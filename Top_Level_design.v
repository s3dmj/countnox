==> flow/design.v <==
module ControlUnit
	(input go,
	 input done,
	 input ax,
	 output init,
	 output dec_i,
	 output inc_tr,
	 input reset,
	 input clk
);
wire [2:0] A,B, inData, address;
wire [1:0] select2;
wire 		  select1;
wire [10:0] data;
wire w1,w2,w3;
assign w1      = data[0];
assign w2      = data[1];
assign w3      = data[2];
assign A       = data[5:3];
assign B       = data[8:6];
assign select2 = data[10:9];
assign dec_i   = w1;
assign inc_tr  = w2;
assign init    = w3;
ROM8_11    R0( address  ,data);
MUX2_1     M1( select1  ,inData  ,B    ,A);
MUX4_1     M2( select2  ,select1    ,go   ,done ,ax ,1'b1);
register_3 R1( inData   ,address ,reset, 1'b1 ,clk);
endmodule
module CountNox #(parameter SIZE=8)(
	 input   [7:0]  dataIn,
	 input   [7:0]  x,
	 output  [7:0]  freq,
	 output  [7:0]  address,
	 input 			 reset,
	 input 			 go,
	 output 			 done,
    input 			 clk
);
wire dec_i, init, inc_tr;
ControlUnit         CU (go, done, ax, init, dec_i, inc_tr, reset, clk);
Datapath    #(SIZE) DP (dataIn, x, 8'b1111_1111, 8'b0, init, dec_i, inc_tr, clk, freq, address, done, ax);
endmodule
module Datapath #(parameter SIZE=8) (
	 input   [SIZE-1:0]  dataIn,
	 input   [SIZE-1:0]  input_x,
	 input   [SIZE-1:0]  input_i,
	 input   [SIZE-1:0]  input_tr,
    input 			 init,
    input 			 dec_i,
    input 			 inc_tr,
	 input 			 clk,
	 output [SIZE-1:0] freq,
	 output [SIZE-1:0] address,
	 output done,
	 output ax
);
wire  [7:0] x_data, i_data, tr_data;
wire        i_zero ;
assign ax = (dataIn != x_data);
assign i_zero = !(i_data > 8'b0);
assign address = i_data;
register         x_reg     (input_x , x_data  , clk);
register         freq_reg  (tr_data  , freq    , clk);
register_1       done_reg  (i_zero  , done    , clk);
counter  #(SIZE) i         (input_i , i_data  , init   , dec_i, 0     , clk);
counter  #(SIZE) tr        (input_tr, tr_data , init   , 0    , inc_tr, clk);
endmodule
module MUX2_1(
	 input     select,
	 output reg  [2:0]  data,
	 input [2:0] A,
	 input [2:0] B
);
always @(*)
     case(select)
        1'b0: data = A;
		  1'b1: data = B;
     endcase
endmodule
module MUX4_1(
	 input     [1:0] select,
	 output reg   data,
	 input  go,
	 input  done,
	 input  ax,
	 input  one
);
always @(*)
     case(select)
        2'b00: data = go;
		  2'b01: data = done;
		  2'b10: data = ax;
		  2'b11: data = one;
     endcase
endmodule
module ROM #(parameter SIZE=8) (
	 input   [SIZE-1:0]  address,
	 output reg  [SIZE-1:0]  data
);
always @(address)
     case(address)
        8'b0000_0000: data = 8'b0000_0000; 
        8'b0001_0001: data = 8'b0000_0001; 
        8'b0010_0010: data = 8'b0000_0001; 
        8'b0011_0011: data = 8'b0000_0001; 
        8'b0100_0100: data = 8'b0000_0001; 
        8'b0101_0101: data = 8'b0000_0001; 
        8'b0110_0110: data = 8'b0000_0001; 
        8'b0111_0111: data = 8'b0000_0001; 
        default: data = 8'b0000_0000;
     endcase
endmodule
module ROM8_11(
	 input   [2:0]  address,
	 output reg  [10:0]  data
);
always @(address)
     case(address)
        3'b000: data = 11'b00_000_001_0_0_0; 
        3'b001: data = 11'b11_010_010_1_0_0; 
        3'b010: data = 11'b01_011_000_0_0_0; 
        3'b011: data = 11'b10_010_100_0_0_1; 
        3'b100: data = 11'b11_010_010_0_1_0; 
        default: data = 11'b00_000_000_0_0_0;
     endcase
endmodule
    module register
	(input   [7:0] inData,
	 output reg  [7:0] outData,
    input clk);
    always @(posedge clk)
    begin
		outData = inData;  
    end  
endmodule 
module Top_Level_design #(parameter SIZE=8) (
	 input   [7:0]  x,
	 output  [7:0]  freq,
	 input go,
	 output done,
	 input reset,
    input clk
);
wire [7:0] address, data; 
CountNox #(SIZE) CN      (data, x, freq, address, reset, go, done, clk);
ROM      #(SIZE) ROM_11  (address, data);
endmodule
module counter #(parameter SIZE=8)
	(input       [7:0]  numberIn,
	 output  reg [7:0]  numberOut,
	 input load,
    input dec,
	 input inc,
    input clk);
always @(posedge clk)
if (load) begin  
numberOut <= numberIn ;
end else if (inc) begin
numberOut <= numberOut + 1;
end else if (dec) begin
numberOut <= numberOut - 1;
end endmodule
    module register_1
	(input   inData,
	 output reg  outData,
    input clk);
    always @(posedge clk)
    begin
		outData = inData;  
    end  
endmodule 
module register_3 
	(input   [2:0] inData,
	 output  [2:0] outData,
	 input reset,
    input load,
    input clk);
	reg  [2:0] data;
	assign outData  = data;
	always @(posedge clk)
	begin
		   if(reset)  
			data <= 0;
			else if(load) data <= inData;
	end
endmodule
# == From RTL to reports: Top_Level_design ==
# What the tools print for Top_Level_design, step after step.
# Line numbers count from 1 in the design file above.
# Cell names lack the library's common part.
# A cell with - has no value.
# setup
top,Top_Level_design
clock,clk
lib,sky130hd
lib_corner,tt_025C_1v80

# == Elaborated design ==
# Yosys after proc, flatten, opt, wreduce and memory -nomap, before mapping. Memory bits, and registers merged into a memory's read port (data or address), are not among the register bits. Print and check cells are not counted. Equal cells are merged and count once.
# bits
reg_bits,36
# classes
cmp,1
n_addsub,2
n_logic,1
muxes,5
reduce_and_logical,4
eq_ne,15
# ops
operator,count
case mux 11 bit (select 5 bit),1
== test 8 x 7 -> 1 bit with constant B,4
== test 8 x 6 -> 1 bit with constant B,2
adder 8 x 1 -> 8 bit with constant B,1
subtractor 8 x 1 -> 8 bit with constant B,1
> comparator 8 x 1 -> 1 bit with constant B,1
== test 8 x 5 -> 1 bit with constant B,1
inequality test 8 bit,1
two-way mux 8 bit,1
OR reduction 7 bit,1
== test 3 x 2 -> 1 bit with constant B,2
case mux 3 bit (select 2 bit),1
== test 2 bit with constant B,2
case mux 1 bit (select 4 bit),1
== test 3 x 1 -> 1 bit with constant B,1
== test 3 bit with constant B,1
logical NOT 3 bit,1
== test 2 x 1 -> 1 bit with constant B,1
logical NOT 2 bit,1
NOT 1 bit,1
logical NOT 1 bit,1
two-way mux 1 bit,1

# == Logic depth ==
# Depth = most cells in a row (Yosys ltp): at word level without a register or memory, in the mapped netlist without a sequential cell, where the memories' decode and read muxes count.
# depth
ltp_word,7
ABC_AREA,0
depth_mapped,6

# == Synthesis result ==
# The flow's flattened synthesis, as Yosys stat reports it; memories are mapped. The netlist is that of the ABC_AREA named above (0 if unset); the other value can give another one.
# types
type,count,type_area_um2
dfxtp_1,38,760.73
ha_1,5,62.56
xor2_1,6,52.55
xnor2_1,5,43.792
nand2b_1,6,37.536
nor3_1,7,35.034
nand2_1,9,33.782
mux2i_1,3,30.029
o21ai_0,5,25.024
nor2_1,6,22.522
nand4_1,3,18.768
or3_1,3,18.768
o2111ai_1,2,17.517
or3b_2,2,17.517
a21oi_1,3,15.014
buf_2,3,15.014
inv_1,4,15.014
nor3b_1,2,15.014
# Not listed: further types 17, cells in them 19.
# synth_totals
n_buf,5
yosys_area_mm2,0.0013851
ff_cells,38
seq_area_mm2,0.0007607
mapped_cells,131
# The figures by module come from a second, unflattened synthesis with its own total; it is not the netlist above.
# unflattened
cells_unflattened,217
hier_area_mm2,0.0022009
# Each row is one instance without its submodules.
# modules
module,cells,area_mm2,seq_area_mm2,n_inst
counter #(SIZE=8),68,0.0006857,0.0002402,2
register,8,0.0001602,0.0001602,2
Datapath #(SIZE=8),15,0.0001089,0,1
ROM #(SIZE=8),15,0.0001089,0,1
ROM8_11,18,0.0001026,0,1
register_3,9,0.0001013,0.0000601,1
MUX2_1,3,0.0000338,0,1
MUX4_1,1,0.0000225,0,1
register_1,1,0.00002,0.00002,1
CountNox #(SIZE=8),2,0.0000075,0,1
ControlUnit,1,0.0000038,0,1
Top_Level_design,0,0,0,1

# == Path before layout ==
# OpenSTA on the mapped netlist: ideal clock, no wires. The path of least setup slack (recovery checks aside). Input and output delay are each 20% of the period. Register names are those of the netlist, which keeps one name where synthesis merged equal registers.
# synth_path
path_type,register -> register
start,register CN.DP.i.numberOut[0]
end,register CN.CU.R1.data
delay_ns,1.629
period_ns,2.0
stages,6
setup_ns,0.120
arrival_time_ns,1.509
required_ns,1.880
t_first_pin_ns,0.000
setup_slack_ns,0.371
period_less_setup_slack_ns,1.629
# "delay_ns" is the arrival time less input delay plus setup time.
# "stages": output pins that drive a net of the path, with the launching flip-flop's if there is one; two outputs of one cell count as two.
# "period_less_setup_slack_ns" is the clock period less the worst setup slack; recovery checks do not enter. This is arithmetic on one report: input and output delays are still those of the set period (20% each).
# Where an end lacks its bit number, it is one bit of the signal, or one of the new flip-flops if synthesis recoded a state register.
# A register here has more assigning lines than the two given.
# synth_via
path_cell_list,dfxtp_1 ha_1 mux2i_1 a2111o_1 o2111a_1 o31a_1
# synth_lines
item,line,text
from (decl),151,"output reg [7:0] numberOut,"
from (assign),158,numberOut <= numberIn ;
from (assign),160,numberOut <= numberOut + 1;
to (assign),184,data <= 0;
to (assign),185,else if(load) data <= inData;
to (decl),179,reg [2:0] data;
# No chain of elaborated cells between the ends is given.

# == Path in the finished layout ==
# Path of least setup slack in the final report of record 1 (OpenROAD, finished layout, wires in). Where an end is a register, its clock arrival counts in the times.
# layout_path
path_type,register -> register
start,register CN.DP.i.numberOut[1]
end,register CN.CU.R1.data
t_first_pin_ns,0.29
required_ns,2.45
period_ns,2.26
arrival_time_ns,1.90
setup_ns,0.10
setup_slack_ns,0.54
stages,7
# Where an end lacks its bit number, it is one bit of the signal, or one of the new flip-flops if synthesis recoded a state register.
# A register here has more assigning lines than the two given.
# layout_via
path_cell_list,dfxtp_4 inv_4 ha_4 mux2i_4 a2111o_1 o2111a_2 o31a_1
# layout_lines
item,line,text
from (decl),151,"output reg [7:0] numberOut,"
from (assign),158,numberOut <= numberIn ;
from (assign),160,numberOut <= numberOut + 1;
to (assign),184,data <= 0;
to (assign),185,else if(load) data <= inData;
to (decl),179,reg [2:0] data;
# No chain of elaborated cells between the ends is given.

Subject: flow runs of Top_Level_design

Hi,

Measured data: module Top_Level_design, platform sky130hd, 2 stored runs of the flow under differing settings, order arbitrary. Input and output delays are each 20% of the period that was set; the output load is 0.01 pF.
"worst_setup_path_time_ns" is the time allowed to the run's worst setup path (the clock period less input and output delay, where it has them) less its slack. Clock arrival times count: a late capture clock shortens it, a late launch clock lengthens it.
By "power.total_uw" is meant OpenSTA's value without simulated activity: inputs other than the clock are taken to toggle once in ten clock periods, and the tool carries that through the logic.

Record 1, flow files:
==> flow/run.sh <==
#!/bin/bash
# the make line also repeats the synthesis and layout settings of config.mk as NAME=value (left out here)
make -C /OpenROAD-flow-scripts/flow DESIGN_CONFIG=/design/flow/config.mk WORK_HOME=/design/flow/orfs CLKGATE_MAP_FILE= finish
==> flow/config.mk <==
export PLATFORM = sky130hd
export DESIGN_NAME = Top_Level_design
export DESIGN_NICKNAME = Top_Level_design
export VERILOG_FILES = /design/flow/design.v
export SDC_FILE = /design/flow/constraint.sdc
export NUM_CORES = 4
export LEC_CHECK = 0
export ABC_AREA = 0
export CAP_MARGIN = 20
export CORE_ASPECT_RATIO = 1.98
export CORE_MARGIN = 5
export CORE_UTILIZATION = 38
export GPL_ROUTABILITY_DRIVEN = 0
export MAX_ROUTING_LAYER = met5
export MIN_ROUTING_LAYER = met2
export PLACE_DENSITY_LB_ADDON = 0.15
export SETUP_SLACK_MARGIN = 0.64
export SLEW_MARGIN = 20
export TNS_END_PERCENT = 45
==> flow/constraint.sdc <==
create_clock -name core_clock -period 2.26 [get_ports {clk}]
set_input_delay 0.4520 -clock core_clock [delete_from_list [all_inputs] [get_ports {clk}]]
set_output_delay 0.4520 -clock core_clock [all_outputs]
set_load 0.01 [all_outputs]

==> results of record 1, as CSV <==
result,value
power.total_uw,1512
tns_ns,0.000
timing.setup.ws_ns,0.545
die_mm2,0.0050233
synthesis_area_mm2,0.0013851
layout_stdcell_area_mm2,0.0018743
worst_setup_path_time_ns,1.72
path_kind,"register -> register"

Record 2, flow files:
==> flow/run.sh <==
#!/bin/bash
# the make line also repeats the synthesis and layout settings of config.mk as NAME=value (left out here)
make -C /OpenROAD-flow-scripts/flow DESIGN_CONFIG=/design/flow/config.mk WORK_HOME=/design/flow/orfs CLKGATE_MAP_FILE= finish
==> flow/config.mk <==
export PLATFORM = sky130hd
export DESIGN_NAME = Top_Level_design
export DESIGN_NICKNAME = Top_Level_design
export VERILOG_FILES = /design/flow/design.v
export SDC_FILE = /design/flow/constraint.sdc
export NUM_CORES = 4
export LEC_CHECK = 0
export CAP_MARGIN = 20
export CORE_MARGIN = 2
export CORE_UTILIZATION = 40
export SLEW_MARGIN = 20
==> flow/constraint.sdc <==
create_clock -name core_clock -period 1.37 [get_ports {clk}]
set_input_delay 0.2740 -clock core_clock [delete_from_list [all_inputs] [get_ports {clk}]]
set_output_delay 0.2740 -clock core_clock [all_outputs]
set_load 0.01 [all_outputs]

==> results of record 2, as CSV <==
result,value
die_mm2,0.0039495
layout_stdcell_area_mm2,0.0019456
timing.setup.ws_ns,-0.247
power.total_uw,1911
tns_ns,-1.291
worst_setup_path_time_ns,1.62
path_kind,"register -> register"
synthesis_area_mm2,0.0013851

Regards
